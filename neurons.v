==> flow/design.v <==
module neurons(
	input CLOCK_50, 
	input [1:0] KEY, 
	output reg [3:0] count, 
	output reg signed [17:0] v1,v2, 
	output reg signed [17:0] v1_active,v2_active 
);
	reg signed [17:0]w1,w2,c; 
	reg signed [17:0] v1new, w1new,w2new,v2new,v12,v13,v22,v23; 
	reg 	signed	[35:0]	temp_mult_out_v12,temp_mult_out_v22; 
	reg 	signed	[35:0]	temp_mult_out_v13,temp_mult_out_v23; 
always @ (posedge CLOCK_50) 
begin 
	count <= #1 count + 1; 
	if (KEY[0]==0)  
		begin 
			v1 <= 18'h3_2148 ;  
			w1 <= 18'h3_C9BB ;  
			v2 <= 18'h3_2148 ;  
			w2 <= 18'h3_C9BB ;  
			c<=18'h0_2999; 
			v1new<=0;
			w1new<=0;
			w2new<=0;
			v2new<=0;
			v12<=0;
			v13<=0;
			v22<=0;
			v23<=0;
			reg 	signed	[35:0]	temp_mult_out_v12,temp_mult_out_v22;
			reg 	signed	[35:0]	temp_mult_out_v13,temp_mult_out_v23;
		end
	else if(count==0) 
		begin
			if (v1[17]==1&v1[16]==1) 
			begin
				if(v2[17]==1&v2[16]==1) 
				begin
					v1_active=18'h0_5999;
					v2_active=18'h0_5999;
				end
				else 
				begin
					v1_active=18'h0_5999;
					v2_active=0;
				end
			end
			else 
			begin
				if(v2[17]==1&v2[16]==1) 
				begin
					v1_active=0;
					v2_active=18'h0_5999;
				end
				else 
				begin
					v1_active=0;
					v2_active=0;		
				end
			end
			temp_mult_out_v12=v1*(v1>>>1); 
			v12=	{temp_mult_out_v12[35], temp_mult_out_v12[32:16]}; 
			temp_mult_out_v13<=v12*(v1>>>1); 
			v13=	{temp_mult_out_v13[35], temp_mult_out_v13[32:16]}; 
			v1new = v1 + (((v1>>>2)-v13-(w1>>>1)+(c>>>2)-(v2_active>>>2))>>>4);  
			w1new = w1 + (((v1>>>1)-(w1>>>1)) >>>9);  
			temp_mult_out_v22=v2*(v2>>>1); 	
			v22=	{temp_mult_out_v22[35], temp_mult_out_v22[32:16]}; 
			temp_mult_out_v13<=v22*(v2>>>1); 
			v23=	{temp_mult_out_v23[35], temp_mult_out_v23[32:16]}; 
			v2new = v2 + (((v2>>>2)-v23-(w2>>>1)+(c>>>2)-(v1_active>>>2))>>>4);  
			w2new = w2 + (((v2>>>1)-(w2>>>1)) >>>9);  
			v1 = v1new ;
			w1 = w1new ;
			v2 = v2new ;
			w2 = w2new ;
		end
	end 
endmodule
Step by step through the tools: neurons
The steps from the RTL of neurons to its reports follow in flow order.
Lines are those of the file above, counted from 1.
Cell names lack the library's common part.
{"block": "inputs", "top": "neurons", "clock_port": "CLOCK_50", "cell_library": "sky130hd", "pvt_corner": "tt_025C_1v80"}

Elaborated design
Counts by Yosys on the flattened word-level netlist (proc, flatten, opt, wreduce; memories kept). Register bits leave out memories and registers merged into their read ports (data or address). Print and check cells are left out. Cells with the same type and inputs are merged into one.
{"block": "word_totals", "register_bits": 148, "input_bits": 3, "elab_cells": 35}
{"block": "op_classes", "n_addsub": 15, "n_mul": 2, "n_mux": 6, "n_logic": 2, "reduce_and_logical": 2}
{"block": "op_table", "operator": "multiplier 18 x 17 -> 35 bit", "n": 2}
{"block": "op_table", "operator": "two-way mux 18 bit", "n": 4}
{"block": "op_table", "operator": "subtractor 16 x 18 -> 18 bit", "n": 2}
{"block": "op_table", "operator": "subtractor 17 x 17 -> 18 bit", "n": 2}
{"block": "op_table", "operator": "adder 18 x 13 -> 18 bit (second input constant)", "n": 2}
{"block": "op_table", "operator": "adder 18 x 14 -> 18 bit", "n": 2}
{"block": "op_table", "operator": "subtractor 18 x 16 -> 18 bit", "n": 2}
{"block": "op_table", "operator": "subtractor 18 x 17 -> 18 bit", "n": 2}
{"block": "op_table", "operator": "adder 18 x 9 -> 18 bit", "n": 2}
{"block": "op_table", "operator": "two-way mux 15 bit", "n": 2}
{"block": "op_table", "operator": "adder 4 x 1 -> 4 bit (second input constant)", "n": 1}
{"block": "op_table", "operator": "zero test 4 bit", "n": 1}
{"block": "op_table", "operator": "AND 1 bit", "n": 2}
{"block": "op_table", "operator": "AND reduction 2 bit", "n": 1}

Depth
Longest topological path by Yosys (ltp), each cell counted once; first at word level (registers and memories cut), then after technology mapping (sequential cells cut; the memories' decode and read muxes count).
{"block": "logic_depth", "word_depth": 6, "abc_area": 0, "depth_mapped": 51, "depth_no_buf": 50}

Netlist
Source: synth_stat.txt of the flow (Yosys; design flattened, memories mapped). It holds for the ABC_AREA given above (unset counts as 0); a run with the other value may have another netlist.
The area totals of this step are shown rounded.
{"block": "mapped", "mapped_cells": 3401, "yosys_area_mm2": 0.031, "flip_flops": 96}
{"block": "by_type", "cell": "fa_1", "n": 628}
{"block": "by_type", "cell": "ha_1", "n": 331}
{"block": "by_type", "cell": "inv_1", "n": 877}
{"block": "by_type", "cell": "dfxtp_1", "n": 76}
{"block": "by_type", "cell": "and2_1", "n": 208}
{"block": "by_type", "cell": "nand2_1", "n": 326}
{"block": "by_type", "cell": "xnor2_1", "n": 103}
{"block": "by_type", "cell": "edfxtp_1", "n": 20}
{"block": "by_type", "cell": "a21oi_1", "n": 100}
{"block": "by_type", "cell": "nor2_1", "n": 118}
{"block": "by_type", "cell": "clkbuf_1", "n": 101}
{"block": "by_type", "cell": "xor2_1", "n": 31}
{"block": "by_type", "cell": "buf_4", "n": 34}
{"block": "by_type", "cell": "a21o_1", "n": 33}
{"block": "by_type", "cell": "o211ai_1", "n": 31}
{"block": "by_type", "cell": "nor3_1", "n": 43}
{"block": "by_type", "cell": "o21ai_0", "n": 40}
{"block": "by_type", "cell": "o21bai_1", "n": 25}
Other cell types: 62; their cells: 276.

Worst setup path after synthesis
OpenSTA on the mapped netlist: ideal clock, no wires. The path of least setup slack (recovery checks aside). Input and output delay are each 20% of the period. Register names are those of the netlist, which keeps one name where synthesis merged equal registers.
{"block": "synth_path", "path_kind": "reg-to-reg", "start": "reg v2[5]", "end": "reg temp_mult_out_v13[34]", "period_ns": 12.8, "t_first_pin_ns": 0.000, "arrival_ns": 11.801, "path_slack_ns": 0.736, "path_delay_ns": 12.064, "stages": 48, "path_buffers": 3, "period_less_setup_slack_ns": 12.064}
"path_delay_ns" is the arrival time less input delay plus setup time.
"stages": output pins that drive a net of the path, with the launching flip-flop's if there is one; two outputs of one cell count as two.
"period_less_setup_slack_ns" = period - worst setup slack (recovery checks aside). The figure is calculated, with input and output delays left at 20% of the set period.
The rows between start and end are the longest chain of elaborated cells between them; the timing report does not say that the signal goes this way. Where chains are equally long, one stands for them.
A line is the first line of the expression or statement that the cell stems from. Yosys adds cells for indexed reads and writes and turns some case tables into memories.
{"block": "synth_between", "path_cell_list": "dfxtp_1 clkbuf_1 clkbuf_1 nand2_1 inv_1 fa_1 fa_1 inv_1 fa_1 inv_1 fa_1 fa_1 inv_1 fa_1 inv_1 ha_1 and2_1 a21o_1 [... 12 more ...] fa_1 inv_1 fa_1 fa_1 inv_1 fa_1 inv_1 ha_1 a211oi_1 o21ai_0 a22oi_1 a21boi_1 a31o_2 o211a_1 a31oi_4 o21ai_2 o41ai_2 xnor2_1", "elab_chain_cells": 2, "cone_cells": 2, "cone_lines": 2, "cone_classes": "mul (2)"}
{"block": "synth_rtl", "element": "start, declared", "line": 5, "rtl": "output reg signed [17:0] v1,v2,"}
{"block": "synth_rtl", "element": "start, assigned", "line": 19, "rtl": "v2 <= 18'h3_2148 ;"}
{"block": "synth_rtl", "element": "start, assigned", "line": 75, "rtl": "v2 = v2new ;"}
{"block": "synth_rtl", "element": "multiplier 18 x 17 -> 35 bit", "line": 67, "rtl": "temp_mult_out_v22=v2*(v2>>>1);"}
{"block": "synth_rtl", "element": "multiplier 18 x 17 -> 35 bit", "line": 69, "rtl": "temp_mult_out_v13<=v22*(v2>>>1);"}
{"block": "synth_rtl", "element": "end, assigned", "line": 63, "rtl": "temp_mult_out_v13<=v12*(v1>>>1);"}
{"block": "synth_rtl", "element": "end, assigned", "line": 69}
{"block": "synth_rtl", "element": "end, declared", "line": 11, "rtl": "reg signed [35:0] temp_mult_out_v13,temp_mult_out_v23;"}

Path in the finished layout
From the final timing report of stored run 1: the path of least setup slack in the routed layout; clock arrival at registers is part of the times.
{"block": "layout_path", "path_kind": "reg-to-reg", "start": "reg v2[8]", "end": "reg temp_mult_out_v13[34]", "period_ns": 16.7, "t_first_pin_ns": 0.36, "arrival_ns": 13.14, "path_slack_ns": 3.67, "stages": 48, "path_buffers": 3}
The rows between start and end are the longest chain of elaborated cells between them; the timing report does not say that the signal goes this way. Where chains are equally long, one stands for them.
{"block": "layout_between", "path_cell_list": "dfxtp_2 clkbuf_8 clkbuf_8 nand2_1 inv_1 fa_1 inv_1 fa_1 fa_1 inv_1 fa_1 fa_1 inv_1 fa_1 inv_1 ha_1 a21o_1 a21o_4 [... 12 more ...] fa_1 inv_1 fa_1 fa_1 inv_1 fa_1 inv_1 ha_1 a211oi_1 o21ai_0 a22oi_2 a21boi_4 a31o_4 o211a_1 a31oi_4 o21ai_4 o41ai_4 xnor2_2", "elab_chain_cells": 2, "cone_cells": 2, "cone_lines": 2, "cone_classes": "mul (2)"}
{"block": "layout_rtl", "element": "start, declared", "line": 5, "rtl": "output reg signed [17:0] v1,v2,"}
{"block": "layout_rtl", "element": "start, assigned", "line": 19, "rtl": "v2 <= 18'h3_2148 ;"}
{"block": "layout_rtl", "element": "start, assigned", "line": 75, "rtl": "v2 = v2new ;"}
{"block": "layout_rtl", "element": "multiplier 18 x 17 -> 35 bit", "line": 67, "rtl": "temp_mult_out_v22=v2*(v2>>>1);"}
{"block": "layout_rtl", "element": "multiplier 18 x 17 -> 35 bit", "line": 69, "rtl": "temp_mult_out_v13<=v22*(v2>>>1);"}
{"block": "layout_rtl", "element": "end, assigned", "line": 63, "rtl": "temp_mult_out_v13<=v12*(v1>>>1);"}
{"block": "layout_rtl", "element": "end, assigned", "line": 69}
{"block": "layout_rtl", "element": "end, declared", "line": 11, "rtl": "reg signed [35:0] temp_mult_out_v13,temp_mult_out_v23;"}

Appendix: measured runs

Module neurons, platform sky130hd: 2 stored runs of the flow (Yosys, OpenROAD) with differing settings, in no particular order. Input and output delays are each 20% of the period that was set; the output load is 0.01 pF.
"period_less_ws_ns" = clock period - worst setup slack. The figure is calculated, with input and output delays left at 20% of the set period.
"worstPathTime_ns": the worst setup path's part of the clock period (all of it between registers, 20% less for each end at a port) less its slack. A launch clock that arrives late makes it longer, a capture clock that arrives late makes it shorter.
Results are given in rounded form.

{"run": "stored run 1", "settings": { "period_ns": 16.7, "CORE_UTILIZATION": 60, "SETUP_SLACK_MARGIN": 3.31, "PLACE_DENSITY_LB_ADDON": 0.16, "CORE_MARGIN": 3, "CELL_PAD_IN_SITES_GLOBAL_PLACEMENT": 1, "GPL_TIMING_DRIVEN": 0, "SLEW_MARGIN": 25, "MIN_ROUTING_LAYER": "met1", "CAP_MARGIN": 20 }, "results": { "period_less_ws_ns": 13.029, "holdWs_ns": 0.45, "tns_setup_ns": 0.000, "worstPathTime_ns": 13.03, "worst_setup_path_type": "reg-to-reg", "timing.setup.ws_ns": 3.7, "finish.utilization_pct": 66, "synthesis_area_mm2": 0.031, "design_die_area_mm2": 0.054, "layout_stdcell_area_mm2": 0.033 }}
{"run": "stored run 2", "settings": { "period_ns": 16.4, "CORE_UTILIZATION": 38, "SETUP_SLACK_MARGIN": 2.49, "PLACE_DENSITY": 0.85, "HOLD_SLACK_MARGIN": 0.13, "ABC_AREA": 0, "GPL_ROUTABILITY_DRIVEN": 0, "CTS_CLUSTER_SIZE": 73, "MAX_ROUTING_LAYER": "met5", "CAP_MARGIN": 20, "CORE_MARGIN": 2, "SLEW_MARGIN": 20 }, "results": { "synthesis_area_mm2": 0.031, "worstPathTime_ns": 13.32, "worst_setup_path_type": "reg-to-reg", "tns_setup_ns": 0.000, "finish.utilization_pct": 41, "period_less_ws_ns": 13.319, "design_die_area_mm2": 0.083, "holdWs_ns": 0.45, "timing.setup.ws_ns": 3.1, "layout_stdcell_area_mm2": 0.033 }}
