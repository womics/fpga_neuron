==> flow/design.v <==
module Neuron(
	input CLOCK_50, 
	input [1:0] KEY, 
	input [3:0] SW,  
	input [3:0] GPIO_0, 
	output reg [7:0] LED, 
	output reg [3:0] GPIO_1
);
	reg signed [17:0] v1, v2;  
	reg [5:0] count; 
	reg signed [17:0] w1,w2,c1, c2, c3, c4; 
	reg signed [17:0] v1new, w1new,w2new,v2new,v12,v13,v22,v23; 
	reg signed	[35:0]	temp_mult_out_v12,temp_mult_out_v22; 
	reg signed	[35:0]	temp_mult_out_v13,temp_mult_out_v23; 
	reg [17:0] spike_counter;  
	reg v2_active;
always @ (posedge CLOCK_50) 
begin 
	count <= #1 count + 1; 
	if (KEY[0]==0)  
		begin 
			reg signed	[35:0]	temp_mult_out_v12,temp_mult_out_v22;
			reg signed	[35:0]	temp_mult_out_v13,temp_mult_out_v23;
			LED[6:3] <= SW[3:0];
			spike_counter <= 0;
			v1 <= 18'h3_2148 ;  
			w1 <= 18'h3_C9BB ;  
			v2 <= 0 ;  
			v1new<=0;
			w1new<=0;
			v2new<=0;
			v12<=0;
			v13<=0;
			v22<=0;
			v23<=0;
			if(SW[0]==1)
				begin
					c1<=18'h0_1000;
				end
			else
				begin
					c1<=0;
				end
			if(SW[1]==1)
				begin
					c2<=18'h0_1000;
				end
			else
				begin
					c2<=0;
				end
			if(SW[2]==1)
				begin
					c3<=18'h0_2000;
				end
			else
				begin
					c3<=0;
				end
			if(SW[3]==1)
				begin
					c4<=18'h0_2000;
				end
			else
				begin
					c4<=0;
				end
		end
	else if(count==0) 
		begin
		if(GPIO_0[0]==1) 
			begin
				v2=18'h0_1000;
				LED[1] = 1;
			end
		else 
			begin
					v2=0;	
					LED[1] = 0;	
			end
		temp_mult_out_v12=v1*(v1>>>1); 
		v12 = {temp_mult_out_v12[35], temp_mult_out_v12[32:16]}; 
		temp_mult_out_v13=v12*(v1>>>1); 
		v13 = {temp_mult_out_v13[35], temp_mult_out_v13[32:16]}; 
		v1new = v1 + (((v1>>>2)-v13-(w1>>>2)+(c1>>>2)-(c2>>>2)+(c3>>>2)+(c4>>>2)-(v2>>>2))>>>4);  
		w1new = w1 + (((v1>>>1)-(w1>>>1)) >>>9);  
		v1 = v1new ;
		w1 = w1new ;
		LED[0] <= spike_counter[17];
		if(v1[17]==0 & v1[16]==0 & v1[15]==1)
			begin
			 spike_counter <= #1 spike_counter+1;
			GPIO_1[0] <= 1;
			end
		else
			begin
			GPIO_1[0] <= 0;
			end
		end
end
endmodule
* Tool chain data of Neuron *
The steps from the RTL of Neuron to its reports follow in flow order.
Lines are those of the file above, counted from 1.
Cell names lack the library's common part.
A cell with -- has no value.

set-up
  top = Neuron
  clock input = CLOCK_50
  standard-cell library = sky130hd
  corner = tt_025C_1v80

* After elaboration *
Yosys after proc, flatten, opt, wreduce and memory -nomap, before mapping. Memory bits, and registers merged into a memory's read port (data or address), are not among the register bits. Print and check cells are not counted. Equal cells are merged and count once.

operators by class
  mux-type cells = 9
  add/subtract/negate cells = 12
  eq/ne operators = 0
  shift-type cells = 0
  bitwise gates (word level) = 4
  order comparisons = 0
  reductions and logical operators = 3
  div/mod/pow operators = 0
  $mul = 2

operator list
  kind                                    number
  multiplier 18 x 17 -> 35 bit            2
  two-way mux 13 bit                      3
  adder 18 x 13 -> 18 bit                 2
  subtractor 18 x 16 -> 18 bit            2
  two-way mux 18 bit                      2
  two-way mux 14 bit                      2
  subtractor 16 x 18 -> 18 bit            1
  subtractor 17 x 17 -> 18 bit            1
  adder 18 x 1 -> 18 bit with constant B  1
  adder 18 x 12 -> 18 bit                 1
  subtractor 18 x 12 -> 18 bit            1
  adder 18 x 14 -> 18 bit                 1
  adder 18 x 9 -> 18 bit                  1
  adder 6 x 1 -> 6 bit with constant B    1
  logical NOT 6 bit                       1
  AND reduction 2 bit                     2
  AND 1 bit                               2
  inverter 1 bit                          2
  two-way mux 1 bit                       2

bit counts
  latch bits = 0
  output and inout bits = 12
  memories kept = 0
  input bits = 11
  bits in writable memories = 0
  word width x clocked read ports = 0
  register bits = 121
  bits in read-only memories = 0

* Longest topological paths *
Depth = most cells in a row (Yosys ltp): at word level without a register or memory, in the mapped netlist without a sequential cell, where the memories' decode and read muxes count.

logic depth
  word-level depth = 14
  ABC_AREA = 0
  mapped depth = 81
  mapped depth without buffers = 77

* After synthesis *
The flow's flattened synthesis, as Yosys stat reports it; memories are mapped. The netlist is that of the ABC_AREA named above (0 if unset); the other value can give another one.

cell types
  cell      number
  fa_1      632
  ha_1      267
  inv_1     759
  and2_1    198
  dfxtp_1   60
  nand2_1   302
  xnor2_1   84
  nor2_1    117
  a21oi_1   80
  clkbuf_1  91
  xor2_1    38
  edfxtp_1  7
  a21o_1    25
  o21ai_0   32
  nor2b_1   22
  nand3_1   25
  o211ai_1  16
  o21a_1    16

Not listed: further types 55, cells in them 212.

synthesis totals
  synthesis area = 27303.7 um^2
  buffer cells = 105
  area of sequential cells = 1411.4 um^2
  flip-flops = 67
  cell count = 2983

* Worst setup path after synthesis *
Source: OpenSTA report_checks on the synthesized netlist (no wires, ideal clock, input and output delay 20% of the period each), path of least setup slack; recovery checks are left aside. Register names are those of the netlist, which keeps one name where synthesis merged equal registers.

timing post-synthesis
  kind = register to register
  start = reg v1[3]
  end = reg spike_counter[15]
  driving pins on the path = 71
  library setup time = 0.115 ns
  time at the first pin = 0.000 ns
  clock period = 21.4 ns
  path delay = 17.333 ns
  setup slack = 4.067 ns
  data arrival time = 17.218 ns
  synthesis period reached = 17.333 ns

"path delay" is the arrival time less input delay plus setup time.
"driving pins on the path" counts driving pins, that of a launching flip-flop among them; a cell with two outputs on the path counts twice.
"synthesis period reached" is the clock period less the worst setup slack; recovery checks do not enter. This is arithmetic on one report: input and output delays are still those of the set period (20% each).
Between the ends stands the longest chain of elaborated cells between them, by number of cells; it is not shown to be the way that was timed. Of several equally long chains one is given.
Each line given opens the expression or statement behind the cell; cells for indexed reads and writes are added by Yosys, which also makes memories of some case tables.

on the way, post-synthesis
  cells stage by stage = dfxtp_1 -> buf_4 -> clkbuf_1 -> nand2_1 -> fa_1 -> inv_1 -> fa_1 -> inv_1 -> fa_1 -> fa_1 -> inv_1 -> fa_1 -> fa_1 -> ha_1 -> o21ai_0 -> a21oi_1 -> a211oi_2 -> o211ai_2 -> [... 35 more ...] -> o21bai_1 -> a21oi_1 -> o21bai_1 -> a21o_1 -> a21oi_1 -> xnor2_1 -> ha_1 -> a21oi_1 -> o21ai_0 -> or3_1 -> a31oi_1 -> nor2_1 -> xnor2_1 -> nor3_2 -> nand2_2 -> buf_2 -> o31a_1 -> o21a_1
  cells in the longest elaborated chain = 14

ends and longest elaborated chain, post-synthesis
  element                               RTL line  RTL
  start, declared                       9         reg signed [17:0] v1, v2;
  start, assigned                       26        v1 <= 18'h3_2148 ;
  start, assigned                       87        v1 = v1new ;
  multiplier 18 x 17 -> 35 bit          81        temp_mult_out_v12=v1*(v1>>>1);
  multiplier 18 x 17 -> 35 bit          83        temp_mult_out_v13=v12*(v1>>>1);
  subtractor 16 x 18 -> 18 bit          85        v1new = v1 + (((v1>>>2)-v13-(w1>>>2)+(c1>>>2)-(c2>>>2)+(c3>>>2)+(c4>>>2)-(v2>>>2))>>>4);
  subtractor 18 x 16 -> 18 bit          85
  adder 18 x 12 -> 18 bit               85
  subtractor 18 x 12 -> 18 bit          85
  adder 18 x 13 -> 18 bit (2 in a row)  85
  subtractor 18 x 16 -> 18 bit          85
  adder 18 x 14 -> 18 bit               85
  inverter 1 bit                        90        if(v1[17]==0 & v1[16]==0 & v1[15]==1)
  AND 1 bit (2 in a row)                90
  AND reduction 2 bit                   --
  end, assigned                         25        spike_counter <= 0;
  end, assigned                         92        spike_counter <= #1 spike_counter+1;
  end, declared                         15        reg [17:0] spike_counter;

* Worst path after layout *
From the final timing report of run 1: the path of least setup slack in the routed layout; clock arrival at registers is part of the times.

timing post-layout
  kind = register to register
  start = reg v1[10]
  end = reg spike_counter[4]
  clock period = 21.1 ns
  library setup time = 0.07 ns
  time at the first pin = 0.35 ns
  data arrival time = 17.92 ns
  setup slack = 3.47 ns
  driving pins on the path = 72

Between the ends stands the longest chain of elaborated cells between them, by number of cells; it is not shown to be the way that was timed. Of several equally long chains one is given.

on the way, post-layout
  cells stage by stage = dfxtp_4 -> buf_6 -> nand2_1 -> fa_1 -> inv_1 -> ha_1 -> inv_1 -> fa_1 -> inv_1 -> fa_1 -> fa_1 -> inv_1 -> fa_1 -> inv_1 -> ha_1 -> o21ai_4 -> a211oi_2 -> a211oi_4 -> [... 36 more ...] -> ha_4 -> inv_4 -> o21bai_4 -> a21oi_4 -> o21bai_1 -> a21oi_1 -> xnor2_1 -> ha_2 -> a21o_1 -> a21oi_4 -> o31ai_4 -> o211ai_2 -> a211o_1 -> nand4_1 -> nor3_4 -> nand2_4 -> or4_4 -> a21oi_2
  cells in the longest elaborated chain = 14

ends and longest elaborated chain, post-layout
  element                               RTL line  RTL
  start, declared                       9         reg signed [17:0] v1, v2;
  start, assigned                       26        v1 <= 18'h3_2148 ;
  start, assigned                       87        v1 = v1new ;
  multiplier 18 x 17 -> 35 bit          81        temp_mult_out_v12=v1*(v1>>>1);
  multiplier 18 x 17 -> 35 bit          83        temp_mult_out_v13=v12*(v1>>>1);
  subtractor 16 x 18 -> 18 bit          85        v1new = v1 + (((v1>>>2)-v13-(w1>>>2)+(c1>>>2)-(c2>>>2)+(c3>>>2)+(c4>>>2)-(v2>>>2))>>>4);
  subtractor 18 x 16 -> 18 bit          85
  adder 18 x 12 -> 18 bit               85
  subtractor 18 x 12 -> 18 bit          85
  adder 18 x 13 -> 18 bit (2 in a row)  85
  subtractor 18 x 16 -> 18 bit          85
  adder 18 x 14 -> 18 bit               85
  inverter 1 bit                        90        if(v1[17]==0 & v1[16]==0 & v1[15]==1)
  AND 1 bit (2 in a row)                90
  AND reduction 2 bit                   --
  end, assigned                         25        spike_counter <= 0;
  end, assigned                         92        spike_counter <= #1 spike_counter+1;
  end, declared                         15        reg [17:0] spike_counter;

Wiki page: Neuron / flow data

Measured results for Neuron: 2 stored runs of the Yosys and OpenROAD flow on sky130hd. The settings differ; the order carries no meaning. The constraints put input and output delay at 20% of the set period each and load the outputs with 0.01 pF.
By "achieved clock period" is meant the clock period of the run minus its worst setup slack. This is arithmetic on one report: input and output delays are still those of the set period (20% each).
"worst setup path time" means the part of the period allowed to the worst setup path (the constraints hold back 20% at inputs and 20% at outputs) less its slack; where the path has registers, the arrival times of their clocks count too.

Run 1
==> flow/run.sh <==
#!/bin/bash
# the make line also repeats the synthesis and layout settings of config.mk as NAME=value (left out here)
make -C /OpenROAD-flow-scripts/flow DESIGN_CONFIG=/design/flow/config.mk WORK_HOME=/design/flow/orfs CLKGATE_MAP_FILE= finish
==> flow/config.mk <==
export PLATFORM = sky130hd
export DESIGN_NAME = Neuron
export DESIGN_NICKNAME = Neuron
export VERILOG_FILES = /design/flow/design.v
export SDC_FILE = /design/flow/constraint.sdc
export NUM_CORES = 4
export LEC_CHECK = 0
export CAP_MARGIN = 15
export CELL_PAD_IN_SITES_DETAIL_PLACEMENT = 2
export CORE_MARGIN = 2
export CORE_UTILIZATION = 23
export CTS_CLUSTER_DIAMETER = 317
export GPL_TIMING_DRIVEN = 1
export PLACE_DENSITY_LB_ADDON = 0.21
export SETUP_SLACK_MARGIN = 5.0
export SLEW_MARGIN = 20
==> flow/constraint.sdc <==
create_clock -name core_clock -period 21.1 [get_ports {CLOCK_50}]
set_input_delay 4.2200 -clock core_clock [delete_from_list [all_inputs] [get_ports {CLOCK_50}]]
set_output_delay 4.2200 -clock core_clock [all_outputs]
set_load 0.01 [all_outputs]

==> results of run 1 <==
chip area after synthesis (Yosys): 27303.7 um^2
die area: 121484.0 um^2
standard-cell area of the final layout: 31925.6 um^2
utilization: 27.1%
worst setup slack after layout: 3.468 ns
total negative slack: 0.000 ns
worst hold slack: 0.440 ns
achieved clock period: 17.632 ns
worst setup path time: 17.63 ns
worst setup path kind: register to register

Run 2
==> flow/run.sh <==
#!/bin/bash
# the make line also repeats the synthesis and layout settings of config.mk as NAME=value (left out here)
make -C /OpenROAD-flow-scripts/flow DESIGN_CONFIG=/design/flow/config.mk WORK_HOME=/design/flow/orfs CLKGATE_MAP_FILE= finish
==> flow/config.mk <==
export PLATFORM = sky130hd
export DESIGN_NAME = Neuron
export DESIGN_NICKNAME = Neuron
export VERILOG_FILES = /design/flow/design.v
export SDC_FILE = /design/flow/constraint.sdc
export NUM_CORES = 4
export LEC_CHECK = 0
export ABC_AREA = 1
export CAP_MARGIN = 35
export CELL_PAD_IN_SITES_DETAIL_PLACEMENT = 1
export CORE_MARGIN = 2
export CORE_UTILIZATION = 48
export GPL_TIMING_DRIVEN = 1
export PLACE_DENSITY_LB_ADDON = 0.16
export SLEW_MARGIN = 20
==> flow/constraint.sdc <==
create_clock -name core_clock -period 26.5 [get_ports {CLOCK_50}]
set_input_delay 5.3000 -clock core_clock [delete_from_list [all_inputs] [get_ports {CLOCK_50}]]
set_output_delay 5.3000 -clock core_clock [all_outputs]
set_load 0.01 [all_outputs]

==> results of run 2 <==
chip area after synthesis (Yosys): 27781.6 um^2
die area: 59819.4 um^2
standard-cell area of the final layout: 29110.4 um^2
utilization: 50.6%
worst setup slack after layout: 7.234 ns
total negative slack: 0.000 ns
worst hold slack: 0.432 ns
achieved clock period: 19.266 ns
worst setup path time: 19.27 ns
worst setup path kind: register to register
